==> flow/design.v <==
module controller_fsm_lab4 (input logic clk, reset_n, invalid_ascii,
						input logic finish_init, finish_shuffle, finish_compute, 
						output logic start_init, start_shuffle, start_compute,
						output logic [9:0] LEDR,
						output logic [23:0] secret_key);
    parameter IDLE = 4'b0000;
    parameter INITIAL = 4'b0001;
    parameter SHUFFLE = 4'b0010;
    parameter COMPUTE = 4'b0100;
    parameter DONE = 4'b1000;
    logic [3:0] state  ;
    assign start_init = state[0];
    assign start_shuffle = state[1];
    assign start_compute = state[2];
    always_ff @(posedge clk or negedge reset_n) begin
        if (!reset_n) begin  
            state <= IDLE;
            secret_key <= 24'b0;
            LEDR <= 10'b0;
        end else begin
            case(state)
                IDLE: 
                    state <= INITIAL;
                INITIAL: 
                    if (finish_init) 
                        state <= SHUFFLE;
                    else 
                        state <= INITIAL;
                SHUFFLE: 
                    if (finish_shuffle) 
                        state <= COMPUTE;
                    else 
                        state <= SHUFFLE;
                COMPUTE: begin
								if (finish_compute && invalid_ascii && secret_key < 24'd16777215) begin  
									state <= INITIAL;
									secret_key <= secret_key + 1;
								end
								else if(finish_compute && !invalid_ascii) begin  
									LEDR[0] <= 1;
									state <= DONE;
								end
								else if(finish_compute && secret_key == 24'd16777215) begin  
									LEDR[1] <= 1;
									state <= DONE;
								end
								else state <= COMPUTE;
							end
                DONE: 
                    state <= DONE;
                default: 
                    state <= IDLE;
            endcase
        end
    end
endmodule
* From RTL to reports: controller_fsm_lab4 *
Tool output for the design above, in the order of the flow.
Lines are those of the file above, counted from 1.
Operators carry their Yosys type and port widths (W data, S select, Z words).
A cell with -- has no value.

set-up
  design top = controller_fsm_lab4
  clock = clk
  library = sky130hd
  corner = tt_025C_1v80

* After elaboration *
Source: Yosys, flattened and elaborated, memories not mapped. Widths are those after wreduce. Registers that Yosys merges into a memory's read port (data or address) are not register bits. Print and check cells do not count. Equal cells are merged and count once.

operators by class
  magnitude comparators = 1
  shift-type cells = 0
  div/mod/pow operators = 0
  equality and inequality tests = 5
  $add $sub $neg = 1
  bitwise logic cells = 2
  reduce/logical cells = 9
  muxes and demuxes = 6
  multipliers = 0

operators by type and width
  cell                     count
  $add A24 B1 Y24 const B  1
  $lt A24 B24 Y1 const B   1
  $eq A24 B24 Y1 const B   1
  $pmux W4 S5              1
  $mux W4                  3
  $logic_and A1 B1 Y1      4
  $eq A4 B1 Y1 const B     1
  $eq A4 B2 Y1 const B     1
  $eq A4 B3 Y1 const B     1
  $eq A4 B4 Y1 const B     1
  $logic_not A4 Y1         1
  $reduce_and A4 Y1        1
  $reduce_and A3 Y1        1
  $mux W3                  1
  $not A1 Y1               2
  $reduce_and A2 Y1        1
  $mux W2                  1
  $logic_not A1 Y1         1

word-level totals
  memories kept = 0
  word width x clocked read ports = 0
  input port bits = 6
  bits in latches = 0
  ROM bits = 0
  output and inout port bits = 37
  memory bits (writable) = 0
  flip-flop bits (word level) = 30

* Longest topological paths *
Yosys ltp: most cells in a row. Word level: on the elaborated netlist, between registers, memories and ports. Mapped: between sequential cells and ports; inverters and the memories' decode and read muxes count.

logic depth
  depth after elaboration = 6
  ABC_AREA = 0
  mapped depth = 7
  depth with buffers taken out = 6

* Synthesis result *
Yosys stat after the flow's synthesis: flattened, memories mapped to cells. It holds for the ABC_AREA given above (unset counts as 0); a run with the other value may have another netlist.

synthesis totals
  area of sequential cells = 750.7 um2
  flip-flops = 30
  chip area (Yosys) = 1552.7 um2
  cells in the netlist = 141
  buffers = 9

cell types
  type                      count  area in all (um2)
  sky130_fd_sc_hd__dfrtp_1  30     750.72
  sky130_fd_sc_hd__xnor2_1  17     148.893
  sky130_fd_sc_hd__buf_4    8      60.058
  sky130_fd_sc_hd__nand4_1  9      56.304
  sky130_fd_sc_hd__nand2_1  11     41.29
  sky130_fd_sc_hd__nand3_1  8      40.038
  sky130_fd_sc_hd__nor3_1   7      35.034
  sky130_fd_sc_hd__nor2_1   7      26.275
  sky130_fd_sc_hd__and3_1   4      25.024
  sky130_fd_sc_hd__nand4_2  2      25.024
  sky130_fd_sc_hd__mux2_2   2      22.522
  sky130_fd_sc_hd__nand4_4  1      21.27
  sky130_fd_sc_hd__nor4_4   1      21.27
  sky130_fd_sc_hd__and4_1   2      17.517
  sky130_fd_sc_hd__nand3_4  1      17.517
  sky130_fd_sc_hd__xor2_1   2      17.517
  sky130_fd_sc_hd__nor3_4   1      16.266
  sky130_fd_sc_hd__a21o_1   2      15.014

Other cell types: 22; their cells: 26.

* Worst setup path after synthesis *
Source: OpenSTA report_checks on the synthesized netlist (no wires, ideal clock, input and output delay 20% of the period each), path of least setup slack; recovery checks are left aside. Register names are those of the netlist, which keeps one name where synthesis merged equal registers.

path after synthesis
  path kind = register to register
  start point = reg secret_key[4]
  end point = reg secret_key[23]
  setup time = 0.125 ns
  driving pins on the path = 6
  clock period = 2.3 ns
  data required time = 2.175 ns
  path buffers = 0
  slack = 0.470 ns
  time at the first pin = 0.000 ns
  path delay = 1.830 ns
  arrival = 1.705 ns
  synthesis period reached = 1.83 ns

"path delay" is the arrival time less input delay plus setup time.
"driving pins on the path": output pins that drive a net of the path, with the launching flip-flop's if there is one; two outputs of one cell count as two.
"synthesis period reached" = period - worst setup slack (recovery checks aside). The figure is calculated, with input and output delays left at 20% of the set period.
Between the ends stands the longest chain of elaborated cells between them, by number of cells; it is not shown to be the way that was timed. Of several equally long chains one is given.
Each line given opens the expression or statement behind the cell; cells for indexed reads and writes are added by Yosys, which also makes memories of some case tables.

between the ends, after synthesis
  cell sequence = sky130_fd_sc_hd__dfrtp_1 > sky130_fd_sc_hd__nand3_4 > sky130_fd_sc_hd__nor4_4 > sky130_fd_sc_hd__and2_1 > sky130_fd_sc_hd__nor4b_2 > sky130_fd_sc_hd__mux2_2
  length of the longest elaborated chain = 3

ends and longest elaborated chain, after synthesis
  what                 line  source
  from (decl)          5     output logic [23:0] secret_key);
  from (assign)        18    secret_key <= 24'b0;
  from (assign)        37    secret_key <= secret_key + 1;
  $lt A24 B24 Y1       35    if (finish_compute && invalid_ascii && secret_key < 24'd16777215) begin
  $logic_and A1 B1 Y1  35
  $reduce_and A2 Y1    --
  to (assign)          18
  to (assign)          37
  to (decl)            5

* Path in the finished layout *
Path of least setup slack in the final report of flow run A (OpenROAD, finished layout, wires in). Where an end is a register, its clock arrival counts in the times.

path post-layout
  path kind = register to register
  start point = reg secret_key[0]
  end point = reg secret_key[22]
  driving pins on the path = 7
  time at the first pin = 0.33 ns
  slack = 0.19 ns
  data required time = 2.44 ns
  arrival = 2.25 ns
  clock period = 2.21 ns
  path buffers = 0
  setup time = 0.10 ns

Between the ends stands the longest chain of elaborated cells between them, by number of cells; it is not shown to be the way that was timed. Of several equally long chains one is given.

between the ends, post-layout
  cell sequence = sky130_fd_sc_hd__dfrtp_1 > sky130_fd_sc_hd__ha_1 > sky130_fd_sc_hd__nand4_1 > sky130_fd_sc_hd__or4_4 > sky130_fd_sc_hd__nor3_4 > sky130_fd_sc_hd__nand2_1 > sky130_fd_sc_hd__a22o_1
  length of the longest elaborated chain = 3

ends and longest elaborated chain, post-layout
  what                 line  source
  from (decl)          5     output logic [23:0] secret_key);
  from (assign)        18    secret_key <= 24'b0;
  from (assign)        37    secret_key <= secret_key + 1;
  $lt A24 B24 Y1       35    if (finish_compute && invalid_ascii && secret_key < 24'd16777215) begin
  $logic_and A1 B1 Y1  35
  $reduce_and A2 Y1    --
  to (assign)          18
  to (assign)          37
  to (decl)            5

==> results <==
Settings and measured results of 2 stored flow runs for module controller_fsm_lab4 (sky130hd), not sorted in any way. The constraints put input and output delay at 20% of the set period each and load the outputs with 0.01 pF.
"achieved clock period (ns)": clock period set for the run, less the worst setup slack. It is reckoned from that one timing run; input and output delays stay at 20% of the period that was set.

settings of flow run A
{
  "period_ns": 2.21,
  "CORE_UTILIZATION": 68,
  "CAP_MARGIN": 20,
  "CORE_MARGIN": 2,
  "SLEW_MARGIN": 20
}
report of flow run A
yosys chip area after synthesis (um^2): 1552.7
finish__design__die__area: 2681.7
finish__design__instance__area__stdcell: 2000.7
finish__timing__setup__ws: 0.191
finish__timing__setup__tns: 0.000
finish__timing__hold__ws: 0.486
achieved clock period (ns): 2.019

settings of flow run B
{
  "period_ns": 3.22,
  "CORE_UTILIZATION": 26,
  "CELL_PAD_IN_SITES_GLOBAL_PLACEMENT": 2,
  "TNS_END_PERCENT": 20,
  "MAX_ROUTING_LAYER": "met4",
  "CAP_MARGIN": 20,
  "CORE_MARGIN": 2,
  "SLEW_MARGIN": 20
}
report of flow run B
yosys chip area after synthesis (um^2): 1552.7
finish__design__die__area: 6606.4
finish__design__instance__area__stdcell: 2032.0
finish__timing__setup__ws: 0.989
finish__timing__setup__tns: 0.000
finish__timing__hold__ws: 0.460
achieved clock period (ns): 2.231
