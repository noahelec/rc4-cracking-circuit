==> flow/design.v <==
module shuffle(
    input logic start,         
    input logic clk,           
    input logic reset_n,       
    input logic [7:0] q,       
    input logic [23:0] secret_key,  
    output logic [7:0] data,   
    output logic [7:0] address,  
    output logic finish,       
    output logic wren          
);
    logic [4:0] state  ;
    logic [7:0] temp_val_i, temp_addr_i, temp_val_j, temp_addr_j;
    parameter idle = 5'b00000;        
    parameter wait_s_i = 5'b00100;    
    parameter read_s_i = 5'b01000;    
    parameter wait_s_j = 5'b01100;    
    parameter read_s_j = 5'b10000;    
    parameter write_s_ij = 5'b00010;  
    parameter counting = 5'b01010;    
    parameter done = 5'b00001;        
    assign finish = state[0];
    assign wren = state[1];
    always_ff @(posedge clk or negedge reset_n)
        if (!reset_n) 
            state <= idle;
        else 
            case (state)
                idle: 
                    if (start) begin
                        state <= read_s_i;
                        data <= 0;
                        address <= 0;
                    end else begin    
                        state <= idle;
                        data <= 0;
                        address <= 0;
                        temp_val_i <= 0;
                        temp_addr_i <= 0;
                        temp_val_j <= 0;
                        temp_addr_j <= 0;
                    end
                wait_s_i: 
                    state <= read_s_i;
                read_s_i: 
                    begin
                        state <= wait_s_j;
                        temp_val_i <= q;
                        temp_addr_i <= address;
                        case (address % 3)
                            8'd0: 
                                begin
                                    temp_addr_j <= temp_addr_j + q + secret_key[23:16];
                                    address <= temp_addr_j + q + secret_key[23:16];
                                end
                            8'd1: 
                                begin
                                    temp_addr_j <= temp_addr_j + q + secret_key[15:8];
                                    address <= temp_addr_j + q + secret_key[15:8];
                                end
                            8'd2: 
                                begin    
                                    temp_addr_j <= temp_addr_j + q + secret_key[7:0];
                                    address <= temp_addr_j + q + secret_key[7:0];
                                end
                            default: 
                                begin
                                    temp_addr_j <= temp_addr_j + q + 0;
                                    address <= temp_addr_j + q + 0;
                                end
                        endcase
                    end
                wait_s_j: 
                    state <= read_s_j;
                read_s_j: 
                    begin
                        state <= write_s_ij; 
                        data <= temp_val_i;
                        temp_val_j <= q;
                    end
                write_s_ij: 
                    begin
                        state <= counting; 
                        data <= temp_val_j;
                        address <= temp_addr_i;
                    end    
                counting: 
                    if (address >= 8'd255) begin    
                        state <= done;
                        data <= 0;
                        address <= 0;
                    end else begin
                        state <= wait_s_i;
                        address <= address + 1'b1;
                    end
                done: 
                    begin
                        state <= idle;
                        data <= 0;
                        address <= 0;
                        temp_val_i <= 0;
                        temp_addr_i <= 0;
                        temp_val_j <= 0;
                        temp_addr_j <= 0;
                    end
                default: 
                    begin 
                        state <= idle;
                        data <= 0;
                        address <= 0;
                        temp_val_i <= 0;
                        temp_addr_i <= 0;
                        temp_val_j <= 0;
                        temp_addr_j <= 0;
                    end
            endcase
endmodule
# --- From RTL to reports: shuffle ---
# What the tools print for shuffle, step after step.
# Line numbers count from 1 in the design file above.
inputs:
  top: "shuffle"
  clock_port: "clk"
  lib: "sky130hd"
  pvt_corner: "tt_025C_1v80"

# --- Elaborated design ---
# Yosys after proc, flatten, opt, wreduce and memory -nomap, before mapping. Memory bits, and registers merged into a memory's read port (data or address), are not among the register bits. Print and check cells are not counted.
word_totals:
  ff_bits: 53
  out_inout_bits: 18
  word_cells: 52
op_classes:
  add_sub_neg: 6
  div: 1
  cmp: 1
  eq_ne: 10
  muxes: 13
  logic: 4
  reduce_and_logical: 10
op_table:
  columns: ["cell", "count"]
  rows:
  - ["8-bit case mux with 3-bit select", 5]
  - ["8-bit by 2-bit modulo with 32-bit output with constant B", 1]
  - ["8-bit case mux with 4-bit select", 2]
  - ["8-bit adder", 5]
  - ["5-bit case mux with 7-bit select", 1]
  - ["32-bit by 1-bit equality test with 1-bit output with constant B", 1]
  - ["32-bit by 2-bit equality test with 1-bit output with constant B", 1]
  - ["32-bit logical NOT", 1]
  - ["8-bit two-way mux", 3]
  - ["5-bit by 4-bit equality test with 1-bit output with constant B", 3]
  - ["5-bit OR reduction", 2]
  - ["3-bit AND reduction", 3]
  - ["8-bit by 1-bit adder with 8-bit output with constant B", 1]
  - ["8-bit >= comparator with constant B", 1]
  - ["3-bit OR reduction", 2]
  - ["5-bit by 2-bit equality test with 1-bit output with constant B", 1]
  - ["5-bit by 3-bit equality test with 1-bit output with constant B", 1]
  - ["5-bit equality test with constant B", 1]
  - ["5-bit logical NOT", 1]
  - ["1-bit NOT", 4]
  - ["2-bit != test with constant B", 2]
  - ["4-bit two-way mux", 1]
  - ["3-bit two-way mux", 1]
  - ["2-bit AND reduction", 1]

# --- Depth ---
# Depth = most cells in a row (Yosys ltp): at word level without a register or memory, in the mapped netlist without a sequential cell, where the memories' decode and read muxes count.
depth:
  ltp_word: 4
  ABC_AREA: 0
  mapped_depth: 37
  ltp_nobuf: 35

# --- After synthesis ---
# Yosys stat after the flow's synthesis: flattened, memories mapped to cells. It holds for the ABC_AREA given above (unset counts as 0); a run with the other value may have another netlist.
by_type:
  columns: ["cell", "count"]
  rows:
  - ["sky130_fd_sc_hd__edfxtp_1", 48]
  - ["sky130_fd_sc_hd__ha_1", 20]
  - ["sky130_fd_sc_hd__xnor2_1", 18]
  - ["sky130_fd_sc_hd__nor2_1", 41]
  - ["sky130_fd_sc_hd__and2_1", 22]
  - ["sky130_fd_sc_hd__mux2i_1", 13]
  - ["sky130_fd_sc_hd__dfrtp_1", 5]
  - ["sky130_fd_sc_hd__a21oi_1", 20]
  - ["sky130_fd_sc_hd__o21ai_0", 19]
  - ["sky130_fd_sc_hd__nand3_1", 18]
  - ["sky130_fd_sc_hd__inv_1", 20]
  - ["sky130_fd_sc_hd__a22o_1", 8]
  - ["sky130_fd_sc_hd__a22oi_1", 8]
  - ["sky130_fd_sc_hd__nand2_1", 16]
  - ["sky130_fd_sc_hd__o211ai_1", 8]
  - ["sky130_fd_sc_hd__a21o_1", 7]
  - ["sky130_fd_sc_hd__clkbuf_1", 13]
  - ["sky130_fd_sc_hd__fa_1", 2]
# Other cell types: 58; their cells: 113.
mapped:
  stdcells: 419
  mapped_area_um2: 4150.2
  sequential_area_um2: 1566.5
  flip_flops: 53

# --- Path before layout ---
# OpenSTA on the mapped netlist: ideal clock, no wires. The path of least setup slack (recovery checks aside). Input and output delay are each 20% of the period. Register names are those of the netlist, which keeps one name where synthesis merged equal registers.
synth_timing:
  path_kind: "reg2reg"
  start: "register address[6]"
  end: "register address[7]"
  tclk_ns: 7.07
  launch_ns: 0.000
  arrival_time_ns: 7.250
  setup_slack_ns: -0.447
  delay_ns: 7.516
  path_stages: 36
  path_buffers: 2
  synth_period_reached_ns: 7.517
# "delay_ns" = arrival - input delay + setup time.
# "path_stages": output pins that drive a net of the path, with the launching flip-flop's if there is one; two outputs of one cell count as two.
# "synth_period_reached_ns" is the clock period less the worst setup slack; recovery checks do not enter. This is arithmetic on one report: input and output delays are still those of the set period (20% each).
# The rows between start and end are the longest chain of elaborated cells between them; the timing report does not say that the signal goes this way. Where chains are equally long, one stands for them.
# A line is the first line of the expression or statement that the cell stems from. Yosys adds cells for indexed reads and writes and turns some case tables into memories.
# A register here has more assigning lines than the two given.
synth_via:
  cell_sequence: "sky130_fd_sc_hd__edfxtp_1 sky130_fd_sc_hd__buf_6 sky130_fd_sc_hd__clkbuf_1 sky130_fd_sc_hd__ha_1 sky130_fd_sc_hd__nand3b_1 sky130_fd_sc_hd__a31oi_1 sky130_fd_sc_hd__a211o_1 sky130_fd_sc_hd__a211oi_2 sky130_fd_sc_hd__nor2_1 sky130_fd_sc_hd__xnor2_1 sky130_fd_sc_hd__ha_1 sky130_fd_sc_hd__nor2_1 sky130_fd_sc_hd__nand2_1 sky130_fd_sc_hd__a2bb2oi_2 sky130_fd_sc_hd__o21ai_0 sky130_fd_sc_hd__and2_1 sky130_fd_sc_hd__ha_1 sky130_fd_sc_hd__a21o_1 sky130_fd_sc_hd__nor4_4 sky130_fd_sc_hd__o221ai_4 sky130_fd_sc_hd__mux2_2 sky130_fd_sc_hd__nor2_1 sky130_fd_sc_hd__a22oi_1 sky130_fd_sc_hd__o21ai_0 sky130_fd_sc_hd__ha_1 sky130_fd_sc_hd__a21o_1 sky130_fd_sc_hd__a21oi_1 sky130_fd_sc_hd__o21bai_1 sky130_fd_sc_hd__a21oi_1 sky130_fd_sc_hd__nor2b_1 sky130_fd_sc_hd__o21ai_0 sky130_fd_sc_hd__nand2b_1 sky130_fd_sc_hd__or4_1 sky130_fd_sc_hd__o211ai_1 sky130_fd_sc_hd__nand4b_1 sky130_fd_sc_hd__o211ai_2"
  elab_chain_len: 4
  cone_cells: 9
synth_rtl:
  columns: ["item", "line_no", "source"]
  rows:
  - ["start: declaration", 8, "output logic [7:0] address,"]
  - ["start: assignment", 54, "address <= temp_addr_j + q + secret_key[23:16];"]
  - ["start: assignment", 59, "address <= temp_addr_j + q + secret_key[15:8];"]
  - ["8-bit by 2-bit modulo with 32-bit output", 50, "case (address % 3)"]
  - ["32-bit by 2-bit equality test with 1-bit output", 50, null]
  - ["8-bit case mux with 3-bit select", 50, null]
  - ["8-bit case mux with 4-bit select", 28, "case (state)"]
  - ["end: assignment", 54, null]
  - ["end: assignment", 59, null]
  - ["end: declaration", 8, null]

# --- Timing after layout ---
# From the final timing report of run 1: the path of least setup slack in the routed layout; clock arrival at registers is part of the times.
layout_timing:
  path_kind: "reg2reg"
  start: "register address[7]"
  end: "register address[7]"
  tclk_ns: 14.1
  launch_ns: 0.30
  arrival_time_ns: 8.47
  setup_slack_ns: 5.67
  path_stages: 35
  path_buffers: 0
# The rows between start and end are the longest chain of elaborated cells between them; the timing report does not say that the signal goes this way. Where chains are equally long, one stands for them.
# A register here has more assigning lines than the two given.
layout_via:
  cell_sequence: "sky130_fd_sc_hd__edfxtp_1 sky130_fd_sc_hd__ha_1 sky130_fd_sc_hd__and3b_1 sky130_fd_sc_hd__a31oi_1 sky130_fd_sc_hd__a211o_1 sky130_fd_sc_hd__a211oi_2 sky130_fd_sc_hd__nor2_1 sky130_fd_sc_hd__xnor2_1 sky130_fd_sc_hd__ha_1 sky130_fd_sc_hd__nor2_1 sky130_fd_sc_hd__nand2_1 sky130_fd_sc_hd__a2bb2oi_2 sky130_fd_sc_hd__o21ai_0 sky130_fd_sc_hd__and2_1 sky130_fd_sc_hd__ha_1 sky130_fd_sc_hd__inv_1 sky130_fd_sc_hd__a21oi_1 sky130_fd_sc_hd__a221oi_1 sky130_fd_sc_hd__o221ai_1 sky130_fd_sc_hd__o211ai_2 sky130_fd_sc_hd__nor2_1 sky130_fd_sc_hd__a22oi_1 sky130_fd_sc_hd__o21ai_0 sky130_fd_sc_hd__ha_1 sky130_fd_sc_hd__a21o_1 sky130_fd_sc_hd__a21oi_1 sky130_fd_sc_hd__o21bai_1 sky130_fd_sc_hd__a21oi_1 sky130_fd_sc_hd__nor2b_1 sky130_fd_sc_hd__o21ai_0 sky130_fd_sc_hd__nand2b_1 sky130_fd_sc_hd__or4_1 sky130_fd_sc_hd__o211ai_1 sky130_fd_sc_hd__nand4b_1 sky130_fd_sc_hd__o211ai_2"
  elab_chain_len: 4
  cone_cells: 9
layout_rtl:
  columns: ["item", "line_no", "source"]
  rows:
  - ["start: declaration", 8, "output logic [7:0] address,"]
  - ["start: assignment", 54, "address <= temp_addr_j + q + secret_key[23:16];"]
  - ["start: assignment", 59, "address <= temp_addr_j + q + secret_key[15:8];"]
  - ["8-bit by 2-bit modulo with 32-bit output", 50, "case (address % 3)"]
  - ["32-bit by 2-bit equality test with 1-bit output", 50, null]
  - ["8-bit case mux with 3-bit select", 50, null]
  - ["8-bit case mux with 4-bit select", 28, "case (state)"]
  - ["end: assignment", 54, null]
  - ["end: assignment", 59, null]
  - ["end: declaration", 8, null]

# shuffle through Yosys and OpenROAD on sky130hd: 2 stored runs, unordered, with their settings and measured results. The constraints put input and output delay at 20% of the set period each and load the outputs with 0.01 pF.
# "achieved_clock_period_ns" = clock period - worst setup slack. The figure is calculated, with input and output delays left at 20% of the set period.
runs:
  - name: "run 1"
    settings:
      period_ns: 14.1
      CAP_MARGIN: 20
      CORE_MARGIN: 2
      CORE_UTILIZATION: 40
      SLEW_MARGIN: 20
    results:
      timing.setup.tns_ns: 0.000
      final_util_pct: 47.4
      post_synth_area_um2: 4150.2
      achieved_clock_period_ns: 8.429
      design.die.area_um2: 11206.3
      timing.setup.ws_ns: 5.671
  - name: "run 2"
    settings:
      period_ns: 10.7
      CORE_UTILIZATION: 17
      SETUP_SLACK_MARGIN: 2.13
      CORE_ASPECT_RATIO: 1.33
      CORE_MARGIN: 8
      CELL_PAD_IN_SITES_GLOBAL_PLACEMENT: 3
      ABC_AREA: 1
      GPL_TIMING_DRIVEN: 0
      GPL_ROUTABILITY_DRIVEN: 0
      CTS_CLUSTER_DIAMETER: 47
      MAX_ROUTING_LAYER: "met5"
      CAP_MARGIN: 20
      SLEW_MARGIN: 20
    results:
      timing.setup.tns_ns: 0.000
      final_util_pct: 21.9
      post_synth_area_um2: 3931.3
      achieved_clock_period_ns: 6.787
      design.die.area_um2: 28296.7
      timing.setup.ws_ns: 3.913
